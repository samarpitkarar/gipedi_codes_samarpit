==> flow/design.v <==
`timescale 1ns / 1ps
module twobit_comparator(
input [1:0] in1,in2,
output reg out
);
always @ (*)
begin
 if (in1 >= in2)
 begin
  out <= 1;  
 end
 else
 begin
  out <= 0;  
 end     
end
endmodule
`timescale 1ns / 1ps
module twobit_mesh4( 
  input [1:0] in1,in2,in3,in4,in5,in6,in7,in8,in9,in10,in11,in12,in13,in14,in15,in16,  
input RD, WR,  
input clk, reset,
output reg [3:0] led
);
wire [3:0] y[0:15];
reg [3:0] led_pattern[0:15];
reg out[0:15];
reg [3:0]  Count = 0; 
reg [3:0] FIFO [0:15]; 
reg [3:0]  readCounter = 0, writeCounter = 0; 
twobit_comparator wire12 (in1,in2,y[0][0]);
twobit_comparator wire15 (in1,in5,y[0][1]);
twobit_comparator wire14 (in1,in4,y[0][2]);
twobit_comparator wire113 (in1,in13,y[0][3]);
twobit_comparator wire23 (in2,in3,y[1][0]);
twobit_comparator wire26 (in2,in6,y[1][1]);
twobit_comparator wire21 (in2,in1,y[1][2]);
twobit_comparator wire214 (in2,in14,y[1][3]);
twobit_comparator wire34 (in3,in4,y[2][0]);
twobit_comparator wire37 (in3,in7,y[2][1]);
twobit_comparator wire32 (in3,in2,y[2][2]);
twobit_comparator wire315 (in3,in15,y[2][3]);
twobit_comparator wire41 (in4,in1,y[3][0]);
twobit_comparator wire48 (in4,in8,y[3][1]);
twobit_comparator wire43 (in4,in3,y[3][2]);
twobit_comparator wire416 (in4,in16,y[3][3]);
twobit_comparator wire56 (in5,in6,y[4][0]);
twobit_comparator wire59 (in5,in9,y[4][1]);
twobit_comparator wire58 (in5,in8,y[4][2]);
twobit_comparator wire51 (in5,in1,y[4][3]);
twobit_comparator wire67 (in6,in7,y[5][0]);
twobit_comparator wire610 (in6,in10,y[5][1]);
twobit_comparator wire65 (in6,in5,y[5][2]);
twobit_comparator wire62 (in6,in2,y[5][3]);
twobit_comparator wire78 (in7,in8,y[6][0]);
twobit_comparator wire711 (in7,in11,y[6][1]);
twobit_comparator wire76 (in7,in6,y[6][2]);
twobit_comparator wire73 (in7,in3,y[6][3]);
twobit_comparator wire85 (in8,in5,y[7][0]);
twobit_comparator wire812 (in8,in12,y[7][1]);
twobit_comparator wire87 (in8,in7,y[7][2]);
twobit_comparator wire84 (in8,in4,y[7][3]);
twobit_comparator wire912 (in9,in12,y[8][0]);
twobit_comparator wire95 (in9,in5,y[8][1]);
twobit_comparator wire910 (in9,in10,y[8][2]);
twobit_comparator wire913 (in9,in13,y[8][3]);
twobit_comparator wire109 (in10,in9,y[9][0]);
twobit_comparator wire106 (in10,in6,y[9][1]);
twobit_comparator wire1011 (in10,in11,y[9][2]);
twobit_comparator wire1014 (in10,in14,y[9][3]);
twobit_comparator wire1110 (in11,in10,y[10][0]);
twobit_comparator wire117 (in11,in7,y[10][1]);
twobit_comparator wire1112 (in11,in12,y[10][2]);
twobit_comparator wire1115 (in11,in15,y[10][3]);
twobit_comparator wire1211 (in12,in11,y[11][0]);
twobit_comparator wire128 (in12,in8,y[11][1]);
twobit_comparator wire129 (in12,in9,y[11][2]);
twobit_comparator wire1216 (in12,in16,y[11][3]);
twobit_comparator wire1316 (in13,in16,y[12][0]);
twobit_comparator wire139 (in13,in9,y[12][1]);
twobit_comparator wire1314 (in13,in14,y[12][2]);
twobit_comparator wire131 (in13,in1,y[12][3]);
twobit_comparator wire1413 (in14,in13,y[13][0]);
twobit_comparator wire1410 (in14,in10,y[13][1]);
twobit_comparator wire1415 (in14,in15,y[13][2]);
twobit_comparator wire142 (in14,in2,y[13][3]);
twobit_comparator wire1514 (in15,in14,y[14][0]);
twobit_comparator wire1511 (in15,in11,y[14][1]);
twobit_comparator wire1516 (in15,in16,y[14][2]);
twobit_comparator wire153 (in15,in3,y[14][3]);
twobit_comparator wire1615 (in16,in15,y[15][0]);
twobit_comparator wire1612 (in16,in12,y[15][1]);
twobit_comparator wire1613 (in16,in13,y[15][2]);
twobit_comparator wire164 (in16,in4,y[15][3]);
always @ (*)
begin
out[0] = y[0][0] || y[0][1] || y[0][2] || y[0][3];
out[1] = y[1][0] || y[1][1] || y[1][2] || y[1][3];
out[2] = y[2][0] || y[2][1] || y[2][2] || y[2][3];
out[3] = y[3][0] || y[3][1] || y[3][2] || y[3][3];
out[4] = y[4][0] || y[4][1] || y[4][2] || y[4][3];
out[5] = y[5][0] || y[5][1] || y[5][2] || y[5][3];
out[6] = y[6][0] || y[6][1] || y[6][2] || y[6][3];
out[7] = y[7][0] || y[7][1] || y[7][2] || y[7][3];
out[8] = y[8][0] || y[8][1] || y[8][2] || y[8][3];
out[9] = y[9][0] || y[9][1] || y[9][2] || y[9][3];
out[10] = y[10][0] || y[10][1] || y[10][2] || y[10][3];
out[11] = y[11][0] || y[11][1] || y[11][2] || y[11][3];
out[12] = y[12][0] || y[12][1] || y[12][2] || y[12][3];
out[13] = y[13][0] || y[13][1] || y[13][2] || y[13][3];
out[14] = y[14][0] || y[14][1] || y[14][2] || y[14][3];
out[15] = y[15][0] || y[15][1] || y[15][2] || y[15][3];
	 if (out[0]==1)
	   led_pattern[0] = 4'b0000;
	 else
	   led_pattern[0] = 4'b0000;
	 if (out[1]==1)
	   led_pattern[1] = 4'b0001;
	 else
	   led_pattern[1] = 4'b0000;
	 if (out[2]==1)
	   led_pattern[2] = 4'b0010;
	 else
	   led_pattern[2] = 4'b0000;
	 if (out[3]==1)
	   led_pattern[3] = 4'b0011;
	 else
	   led_pattern[3] = 4'b0000;
	 if (out[4]==1)
	   led_pattern[4] = 4'b0100;
	 else
	   led_pattern[4] = 4'b0000;
	 if (out[5]==1)
	   led_pattern[5] = 4'b0101;
	 else
	   led_pattern[5] = 4'b0000;
	 if (out[6]==1)
	   led_pattern[6] = 4'b0110;
	 else
	   led_pattern[6] = 4'b0000;
	 if (out[7]==1)
	   led_pattern[7] = 4'b0111;
	 else
	   led_pattern[7] = 4'b0000;
	 if (out[8]==1)
	   led_pattern[8] = 4'b1000;
	 else
	   led_pattern[8] = 4'b0000;
	 if (out[9]==1)
	   led_pattern[9] = 4'b1001;
	 else
	   led_pattern[9] = 4'b0000;
	 if (out[10]==1)
	   led_pattern[10] = 4'b1010;
	 else
	   led_pattern[10] = 4'b0000;
	 if (out[11]==1)
	   led_pattern[11] = 4'b1011;
	 else
	   led_pattern[11] = 4'b0000;
	 if (out[12]==1)
	   led_pattern[12] = 4'b1100;
	 else
	   led_pattern[12] = 4'b0000;
	 if (out[13]==1)
	   led_pattern[13] = 4'b1101;
	 else
	   led_pattern[13] = 4'b0000;
	 if (out[14]==1)
	   led_pattern[14] = 4'b1110;
	 else
	   led_pattern[14] = 4'b0000;
	 if (out[15]==1)
	   led_pattern[15] = 4'b1111;
	 else
	   led_pattern[15] = 4'b0000;
end
always @ (posedge clk)
begin
  if (reset) begin 
   readCounter = 0; 
   writeCounter = 0; 
  end 
  else if (RD ==1'b1 && Count!=0) begin  
   led  = FIFO[readCounter]; 
   readCounter = readCounter+1; 
  end 
  else if (WR==1'b1 && Count<16) begin  
   FIFO[writeCounter]  = led_pattern[writeCounter]; 
   writeCounter  = writeCounter+1; 
  end 
  else; 
 if (writeCounter==16) 
  writeCounter=0; 
 else if (readCounter==16) 
  readCounter=0; 
 else;
 if (readCounter > writeCounter) begin 
  Count=readCounter-writeCounter; 
 end 
 else if (writeCounter > readCounter) 
  Count=writeCounter-readCounter; 
 else;
end
endmodule
# Reports on twobit_mesh4
# The steps from the RTL of twobit_mesh4 to its reports follow in flow order.
# Line numbers count from 1 in the design file above.
# Operators carry their Yosys type and port widths (W data, S select, Z words).
# A cell with -- has no value.
# design
top_module	twobit_mesh4
clock	clk
library	sky130hd
corner	tt_025C_1v80

# Word level
# Counts by Yosys on the flattened word-level netlist (proc, flatten, opt, wreduce). Print and check cells are left out. Cells with the same type and inputs are merged into one.
# Memory sizes are those after Yosys's memory passes, which may raise the word count (mostly to a power of two), join words into wider ones and drop unused or constant bits.
# classes
addsub	4
n_mul	0
n_div	0
cmp	63
n_eq	15
shifts	0
mux	92
n_logic	1
n_reduce_logical	51
# ops
operator	count
$ge A2 B2 Y1	60
$mux W4	21
$pmux W4 S16	1
$mux W1	64
$logic_or A1 B1 Y1	45
$eq A4 B4 Y1 const B	8
$eq A4 B3 Y1 const B	4
$mux W3	4
$add A4 B1 Y4 const B	2
$eq A4 B2 Y1 const B	2
$sub A4 B4 Y4	2
$gt A4 B4 Y1	2
$lt A4 B5 Y1 const B	1
$eq A4 B1 Y1 const B	1
$logic_not A4 Y1	1
$reduce_bool A4 Y1	1
$mux W2	2
$logic_and A1 B1 Y1	2
$reduce_and A2 Y1	1
$reduce_bool A2 Y1	1
$not A1 Y1	1
# bits
ff_bits	12
latchBits	0
ram_bits	64
romBits	0
clocked_rd_ports_x_width	4
mem_count	1
input_bits	36
# mem_list
name	size	width	read_ports	write_ports	line_no	text
FIFO	16	4	1	1	29	reg [3:0] FIFO [0:15];

# Longest topological paths
# Yosys ltp: most cells in a row. Word level: on the elaborated netlist, between registers, memories and ports. Mapped: between sequential cells and ports; inverters and the memories' decode and read muxes count.
# depth
ltp_word	10
ABC_AREA	0
ltp_mapped	13

# Mapped cells and area
# Source: synth_stat.txt of the flow (Yosys; design flattened, memories mapped). It holds for the ABC_AREA given above (unset counts as 0); a run with the other value may have another netlist.
# synth_totals
cells	494
area_um2	5422.7
seqArea_um2	2322.2
ffs	80
buffers	9
# types
type	count	type_area_um2
sky130_fd_sc_hd__edfxtp_1	72	2.16E+03
sky130_fd_sc_hd__ha_1	77	963.424
sky130_fd_sc_hd__inv_1	59	221.462
sky130_fd_sc_hd__mux4_2	8	180.173
sky130_fd_sc_hd__nand2_1	47	176.419
sky130_fd_sc_hd__mux2i_1	17	170.163
sky130_fd_sc_hd__dfxtp_1	8	160.154
sky130_fd_sc_hd__nor2_1	28	105.101
sky130_fd_sc_hd__a21oi_1	18	90.086
sky130_fd_sc_hd__nor2b_1	13	81.328
sky130_fd_sc_hd__o21ai_0	12	60.058
sky130_fd_sc_hd__nand2b_1	9	56.304
sky130_fd_sc_hd__a22oi_1	7	52.55
sky130_fd_sc_hd__xnor2_1	6	52.55
sky130_fd_sc_hd__or2_2	8	50.048
sky130_fd_sc_hd__mux2_2	4	45.043
sky130_fd_sc_hd__a2111oi_0	5	43.792
sky130_fd_sc_hd__a221oi_1	5	43.792
# Other cell types: 40; their cells: 91.
# By module: a second synthesis without flattening, with its own total; a netlist apart from the flattened one above.
# unflattened
cells_unflattened	633
hier_area_um2	6561.3
# Each row is one instance without its submodules.
# by_module
module	instances	cells	area_um2
twobit_mesh4	1	273	3783.6
twobit_comparator	60	6	46.3

# Worst setup path after synthesis
# OpenSTA on the mapped netlist: ideal clock, no wires. The path of least setup slack (recovery checks aside). Input and output delay are each 20% of the period. Register names are those of the netlist, which keeps one name where synthesis merged equal registers.
# synth_timing
path_kind	reg2reg
startpoint	register Count[1]
endpoint	register Count[3]
period_ps	3540
t_arrival_ps	3056
required_ps	3277
setup_slack_ps	221
path_delay_ps	3319
stages	14
period_less_setup_slack_ps	3319
# "path_delay_ps" = arrival - input delay + setup time.
# "stages" counts driving pins, that of a launching flip-flop among them; a cell with two outputs on the path counts twice.
# "period_less_setup_slack_ps" = period - worst setup slack (recovery checks aside). The figure is calculated, with input and output delays left at 20% of the set period.
# Between the ends stands the longest chain of elaborated cells between them, by number of cells; it is not shown to be the way that was timed. Of several equally long chains one is given.
# A line is the first line of the expression or statement that the cell stems from. Yosys adds cells for indexed reads and writes and turns some case tables into memories.
# The path ends at the data pin of a flip-flop with enable; ways to the enable are not counted.
# synth_via
path_cell_list	sky130_fd_sc_hd__edfxtp_1 sky130_fd_sc_hd__o41ai_4 sky130_fd_sc_hd__nand2_1 sky130_fd_sc_hd__xnor2_1 sky130_fd_sc_hd__or2_2 sky130_fd_sc_hd__inv_1 sky130_fd_sc_hd__ha_1 sky130_fd_sc_hd__inv_1 sky130_fd_sc_hd__fa_1 sky130_fd_sc_hd__a31oi_1 sky130_fd_sc_hd__a21oi_2 sky130_fd_sc_hd__mux2i_1 sky130_fd_sc_hd__a311oi_1 sky130_fd_sc_hd__xnor2_1
elab_chain_len	8
cone_cells	15
classes_between	2 x add/sub; 3 x compare; 7 x mux; 3 x reduce/logical
# synth_lines
item	line_no	text
start, declared	28	reg [3:0]  Count = 0;
start, assigned	199	Count=readCounter-writeCounter;
start, assigned	202	Count=writeCounter-readCounter;
$lt A4 B5 Y1	188	else if (WR==1'b1 && Count<16) begin
$logic_and A1 B1 Y1	188
$mux W4	188
$mux W4	184	else if (RD ==1'b1 && Count!=0) begin
$mux W4	180	if (reset) begin
$sub A4 B4 Y4	202
$mux W4	201	else if (writeCounter > readCounter)
$mux W4	198	if (readCounter > writeCounter) begin
end, assigned	199
end, assigned	202
end, declared	28

# Path in the finished layout
# From the final timing report of flow run A: the path of least setup slack in the routed layout; clock arrival at registers is part of the times.
# The report prints the path's times to 10 ps; the period is as set.
# layout_timing
path_kind	in2reg
startpoint	input port in4[1]
endpoint	memory FIFO[1][0]
period_ps	5520
input_delay_ps	1100
t_arrival_ps	4240
required_ps	5380
setup_slack_ps	1140
stages	8
# Between the ends stands the longest chain of elaborated cells between them, by number of cells; it is not shown to be the way that was timed. Of several equally long chains one is given.
# layout_via
path_cell_list	sky130_fd_sc_hd__clkdlybuf4s50_1 sky130_fd_sc_hd__inv_1 sky130_fd_sc_hd__ha_1 sky130_fd_sc_hd__nor2b_1 sky130_fd_sc_hd__a2111oi_0 sky130_fd_sc_hd__a41oi_2 sky130_fd_sc_hd__a2111oi_2 sky130_fd_sc_hd__nand4_1
elab_chain_len	10
cone_cells	30
classes_between	7 x compare; 15 x mux; 8 x reduce/logical
# layout_lines
item	line_no	text
start, declared	20	input [1:0] in1,in2,in3,in4,in5,in6,in7,in8,in9,in10,in11,in12,in13,in14,in15,in16,
$ge A2 B2 Y1	8	if (in1 >= in2)
$mux W1	8
$logic_or A1 B1 Y1 (3 in a row)	100	out[3] = y[3][0] || y[3][1] || y[3][2] || y[3][3];
$mux W2	125	if (out[3]==1)
$pmux W4 S16	189	FIFO[writeCounter]  = led_pattern[writeCounter];
$mux W4	188	else if (WR==1'b1 && Count<16) begin
$mux W4	184	else if (RD ==1'b1 && Count!=0) begin
$mux W4	180	if (reset) begin
end, declared	29	reg [3:0] FIFO [0:15];

# Record of 2 stored runs of the RTL-to-layout flow on twobit_mesh4, platform sky130hd. The runs are unordered. Constraints: input delay and output delay 20% of the set period each, output load 0.01 pF.
# "achievedPeriod_ps": clock period set for the run, less the worst setup slack. It is reckoned from that one timing run; input and output delays stay at 20% of the period that was set.
# "worstPathTime_ps" means the part of the period allowed to the worst setup path (the constraints hold back 20% at inputs and 20% at outputs) less its slack; where the path has registers, the arrival times of their clocks count too.
# "power_total_mw" is the tool's figure for a default switching activity; nothing was simulated.
# "worstPathTime_ps" is known to 10 ps.
# Among the settings, n/a means not set for that run.
name,flow run A,flow run B
period_ns,5.52,5.94
CORE_UTILIZATION,72,52
SETUP_SLACK_MARGIN,-0.33,-0.38
PLACE_DENSITY_LB_ADDON,0.01,n/a
CORE_ASPECT_RATIO,1.04,n/a
CELL_PAD_IN_SITES_GLOBAL_PLACEMENT,0,n/a
ABC_AREA,0,n/a
CTS_CLUSTER_SIZE,67,61
CTS_CLUSTER_DIAMETER,208,109
CAP_MARGIN,30,20
SLEW_MARGIN,20,20
MIN_ROUTING_LAYER,met1,n/a
CORE_MARGIN,2,2
PLACE_DENSITY,n/a,0.45
TNS_END_PERCENT,n/a,70
GPL_ROUTABILITY_DRIVEN,n/a,1
setup_worst_slack_ps,1143,1569
achievedPeriod_ps,4377,4371
finish.utilization_pct,82.7,60.5
worstPathTime_ps,3270,3180
critical_path_type,in2reg,in2reg
tns_setup_ps,0,0
post_route_stdcell_area_um2,6093.3,6192.2
ys_area_um2,5422.7,5422.7
die_area_um2,8242.2,11261.5
fin_hold_ws_ps,773,753
power_total_mw,1.585,1.550
